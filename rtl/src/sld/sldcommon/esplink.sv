==> flow/design.v <==
package ariane_soc;
    localparam IdWidth = 4;
    localparam IdWidthSlave = IdWidth;
endpackage
module esplink
  #(
    parameter APB_DW = 32,
    parameter APB_AW = 32,
    parameter REV_ENDIAN = 0
    )
   (
    input logic 		clk,
    input logic 		rstn,
    output logic 		srst,
    input logic 		psel,
    input logic 		penable,
    input logic 		pwrite,
    input logic [APB_AW - 1:0] 	paddr,
    input logic [APB_DW - 1:0] 	pwdata,
    output logic 		pready,
    output logic 		pslverr,
    output logic [APB_DW - 1:0] prdata
    );
   localparam C_REG_ID          = 0;
   localparam C_SRST_BIT        = 0;
   localparam C_REG_MASK        = 32'h1;
   localparam S_REG_ID          = 1;
   localparam S_SRST_BIT        = 0;  
   localparam NREG = S_REG_ID + 1;
   localparam APB_BYTE_OFFSET_BITS      = $clog2(APB_DW / 8);
   localparam OFFSET_MAX                = (NREG - 1) << APB_BYTE_OFFSET_BITS;
   localparam APB_ADDR_MSB              = $clog2(NREG) + APB_BYTE_OFFSET_BITS - 1;
   localparam APB_ADDR_LSB              = APB_BYTE_OFFSET_BITS;
   logic [APB_DW - 1 : 0] 	       bankreg[NREG - 1 : 0];
   logic [APB_ADDR_MSB : APB_ADDR_LSB] selected;
   logic                               do_access;
   logic                               access_error;
   logic                               do_write;
   logic [APB_DW - 1:0] 	       pwdata_rev;
   logic [APB_DW - 1:0] 	       prdata_rev;
   logic 			       timer_en;
   logic [19:0] 		       timestamp;
   genvar 			       i;
   assign selected      = paddr[APB_ADDR_MSB : APB_ADDR_LSB];
   assign do_access     = psel & penable;
   assign access_error  = 0;
   assign do_write      = do_access & ~access_error & pwrite;
   assign do_cmd        = do_write == 1'b1 && selected == C_REG_ID ? 1'b1 : 1'b0;
   generate
      for (i = 0; i < APB_DW / 8; i ++) begin : fix_endian
	 assign pwdata_rev[(i + 1) * 8 - 1 : i * 8] = REV_ENDIAN == 0 ? pwdata[(i + 1) * 8 - 1 : i * 8] : pwdata[APB_DW - i * 8 - 1 : APB_DW - (i + 1) * 8];
	 assign prdata[(i + 1) * 8 - 1 : i * 8] = REV_ENDIAN == 0 ? prdata_rev[(i + 1) * 8 - 1 : i * 8] : prdata_rev[APB_DW - i * 8 - 1 : APB_DW - (i + 1) * 8];
      end
   endgenerate
   assign pslverr = access_error;
   assign prdata_rev = bankreg[selected];
   assign pready = 1'b1;
   assign bankreg[C_REG_ID] = do_cmd == 1'b1 ? pwdata_rev & C_REG_MASK : '0;
   always_ff @(posedge clk) begin : update_s_reg
      if (rstn == 1'b0) begin
	 bankreg[S_REG_ID] <= '0;
      end
      else begin
	 bankreg[S_REG_ID][S_SRST_BIT] <= timer_en;
      end
   end
   assign srst = timer_en;
   always_ff @(posedge clk) begin
      if (rstn == 1'b0) begin
	 timer_en <= 1'b0;
	 timestamp <= '0;
      end
      else begin
	 if (bankreg[C_REG_ID][C_SRST_BIT] == 1'b1)
	   timer_en <= 1'b1;
	 if (timer_en == 1'b1) begin
	    timestamp <= timestamp + 1;
	    if (timestamp == 20'hFFFFF)
	      timer_en <= 1'b0;
	 end
      end
   end
endmodule
Tool chain data of esplink
Tool output for the design above, in the order of the flow.
Lines are those of the file above, counted from 1.
Operators carry their Yosys type and port widths (W data, S select, Z words).
Cell names lack the library's common part.
The mark - stands for no value.
Inputs
  top: esplink
  clock input: clk
  library: sky130hd
  timing corner: tt_025C_1v80

Word-level counts
Counts by Yosys on the flattened word-level netlist (proc, flatten, opt, wreduce). Print and check cells are left out. Cells with the same type and inputs are merged into one.
Storage and ports
  latch bits: 0
  memory bits (read-only): 0
  memories: 0
  bits of input ports: 69
  register bits after elaboration: 22
  cells after elaboration: 15
  clocked read ports x word width: 0
  RAM bits: 0
Cells by class
  multiplexer cells: 6
  $add $sub $neg: 1
  order comparisons: 0
  multiply operators: 0
  shifts and indexed selects: 0
  reduce/logical cells: 1
  equal/unequal tests: 1
  bitwise operators: 3
  divide/modulo/power cells: 0
Operator list (number)
  $pmux W32 S2: 1
  $add A20 B1 Y20 const B: 1
  $eq A20 B20 Y1 const B: 1
  $mux W1: 5
  $and A1 B1 Y1: 2
  $logic_and A1 B1 Y1: 1
  $not A1 Y1: 1

Logic depth
Longest topological path by Yosys (ltp), each cell counted once; first at word level (registers and memories cut), then after technology mapping (sequential cells cut; the memories' decode and read muxes count).
Logic depth
  depth after elaboration: 8
  ABC_AREA: 0
  mapped depth: 6
  gate-level depth less buffers: 5

Synthesis result
Yosys stat after the flow's synthesis: flattened, memories mapped to cells. It holds for the ABC_AREA given above (unset counts as 0); a run with the other value may have another netlist.
Totals and module areas in this step are rounded.
Mapped netlist
  sequential area: 440 µm²
  cell area after synthesis: 1200 µm²
  flip-flop cells: 22
  cell count: 144
  buffer cells: 38
Cells by type (number)
  dfxtp_1: 22
  buf_4: 34
  xor2_1: 6
  nor2_1: 13
  a21oi_1: 9
  xnor2_1: 5
  o31ai_1: 4
  or4_1: 4
  and4_1: 3
  nand3_1: 5
  nand4_1: 4
  nand4_2: 2
  or3_1: 4
  nand2_1: 6
  o21ai_0: 4
  and3_1: 2
  ha_1: 1
  buf_6: 1
Other cell types: 11; their cells: 15.

Worst setup path after synthesis
Path of least setup slack by OpenSTA after synthesis, without wires, with an ideal clock, recovery checks aside; 20% of the period is set as input and as output delay. Where synthesis merged equal registers, the netlist keeps one of their names.
Timing after synthesis
  path kind: register to register
  start: register timer_en
  end: register timestamp[13]
  period: 1.81 ns
  path delay: 1.597 ns
  required time: 1.740 ns
  slack: 0.212 ns
  driving pins on the path: 7
  data arrival time: 1.527 ns
  synthesis period reached: 1.598 ns
"path delay" = arrival - input delay + setup time.
"driving pins on the path" counts driving pins, that of a launching flip-flop among them; a cell with two outputs on the path counts twice.
"synthesis period reached" = period - worst setup slack (recovery checks aside). The figure is calculated, with input and output delays left at 20% of the set period.
A register here has more assigning lines than the two given.
On the way, after synthesis
  path through: dfxtp_1 -> buf_4 -> nand4_2 -> or2_1 -> buf_6 -> or4_1 -> a21oi_1
Ends and longest elaborated chain, after synthesis
  start: declaration: RTL line 41  | logic timer_en;
  start: assignment: RTL line 70  | timer_en <= 1'b0;
  start: assignment: RTL line 75  | timer_en <= 1'b1;
  end: assignment: RTL line 71  | timestamp <= '0;
  end: assignment: RTL line 77  | timestamp <= timestamp + 1;
  end: declaration: RTL line 42  | logic [19:0] timestamp;
Chain of elaborated cells between the ends: none given.

Worst path after layout
From the final timing report of run 1: the path of least setup slack in the routed layout; clock arrival at registers is part of the times.
Timing after layout
  path kind: register to register
  start: register timestamp[1]
  end: register timestamp[19]
  slack: -0.10 ns
  period: 1.39 ns
  required time: 1.64 ns
  driving pins on the path: 5
  data arrival time: 1.74 ns
Between the ends stands the longest chain of elaborated cells between them, by number of cells; it is not shown to be the way that was timed. Of several equally long chains one is given.
A line is the first line of the expression or statement that the cell stems from. Yosys adds cells for indexed reads and writes and turns some case tables into memories.
On the way, after layout
  path through: dfxtp_4 -> nand4_4 -> or2_4 -> or4_1 -> a21oi_1
  length of the longest elaborated chain: 1
  elaborated cells between the ends (all ways): 1
  RTL lines with such cells: 1
Ends and longest elaborated chain, after layout
  start: declaration: RTL line 42  | logic [19:0] timestamp;
  start: assignment: RTL line 71  | timestamp <= '0;
  start: assignment: RTL line 77  | timestamp <= timestamp + 1;
  $add A20 B1 Y20: RTL line 77
  end: assignment: RTL line 71
  end: assignment: RTL line 77
  end: declaration: RTL line 42

FLOW RESULTS
============

Top module esplink; platform sky130hd; tools Yosys and OpenROAD; 2 stored runs in no particular order. Input and output delays are each 20% of the period that was set; the output load is 0.01 pF.
"achieved clock period": clock period set for the run, less the worst setup slack. It is reckoned from that one timing run; input and output delays stay at 20% of the period that was set.
"worst setup path time": the worst setup path's part of the clock period (all of it between registers, 20% less for each end at a port) less its slack. A launch clock that arrives late makes it longer, a capture clock that arrives late makes it shorter.
By "power" is meant OpenSTA's value without simulated activity: inputs other than the clock are taken to toggle once in ten clock periods, and the tool carries that through the logic.
The measured numbers are rounded.

Run 1
==> flow/run.sh <==
#!/bin/bash
# the make line also repeats the synthesis and layout settings of config.mk as NAME=value (left out here)
make -C /OpenROAD-flow-scripts/flow DESIGN_CONFIG=/design/flow/config.mk WORK_HOME=/design/flow/orfs CLKGATE_MAP_FILE= finish
==> flow/config.mk <==
export PLATFORM = sky130hd
export DESIGN_NAME = esplink
export DESIGN_NICKNAME = esplink
export VERILOG_FILES = /design/flow/design.v
export SDC_FILE = /design/flow/constraint.sdc
export NUM_CORES = 4
export LEC_CHECK = 0
export CAP_MARGIN = 20
export CORE_MARGIN = 2
export CORE_UTILIZATION = 40
export SLEW_MARGIN = 20
==> flow/constraint.sdc <==
create_clock -name core_clock -period 1.39 [get_ports {clk}]
set_input_delay 0.2780 -clock core_clock [delete_from_list [all_inputs] [get_ports {clk}]]
set_output_delay 0.2780 -clock core_clock [all_outputs]
set_load 0.01 [all_outputs]

==> results of run 1 <==
chip area after synthesis (Yosys): 1,200 µm²
die area: 3,600 µm²
standard-cell area of the final layout: 1,600 µm²
utilization: 54 %
worst setup slack after layout: -0.096 ns
total negative slack: -0.59 ns
worst hold slack: 0.51 ns
power: 1.2 mW
achieved clock period: 1.486 ns
worst setup path time: 1.49 ns
worst setup path kind: register to register

Run 2
==> flow/run.sh <==
#!/bin/bash
# the make line also repeats the synthesis and layout settings of config.mk as NAME=value (left out here)
make -C /OpenROAD-flow-scripts/flow DESIGN_CONFIG=/design/flow/config.mk WORK_HOME=/design/flow/orfs CLKGATE_MAP_FILE= finish
==> flow/config.mk <==
export PLATFORM = sky130hd
export DESIGN_NAME = esplink
export DESIGN_NICKNAME = esplink
export VERILOG_FILES = /design/flow/design.v
export SDC_FILE = /design/flow/constraint.sdc
export NUM_CORES = 4
export LEC_CHECK = 0
export CAP_MARGIN = 20
export CORE_ASPECT_RATIO = 1.84
export CORE_MARGIN = 2
export CORE_UTILIZATION = 26
export GPL_TIMING_DRIVEN = 1
export HOLD_SLACK_MARGIN = 0.21
export PLACE_DENSITY_LB_ADDON = 0.19
export SETUP_SLACK_MARGIN = 0.83
export SLEW_MARGIN = 20
==> flow/constraint.sdc <==
create_clock -name core_clock -period 2.89 [get_ports {clk}]
set_input_delay 0.5780 -clock core_clock [delete_from_list [all_inputs] [get_ports {clk}]]
set_output_delay 0.5780 -clock core_clock [all_outputs]
set_load 0.01 [all_outputs]

==> results of run 2 <==
chip area after synthesis (Yosys): 1,200 µm²
die area: 5,400 µm²
standard-cell area of the final layout: 1,300 µm²
utilization: 27 %
worst setup slack after layout: 0.96 ns
total negative slack: 0.000 ns
worst hold slack: 0.47 ns
power: 0.56 mW
achieved clock period: 1.932 ns
worst setup path time: 1.35 ns
worst setup path kind: register to output
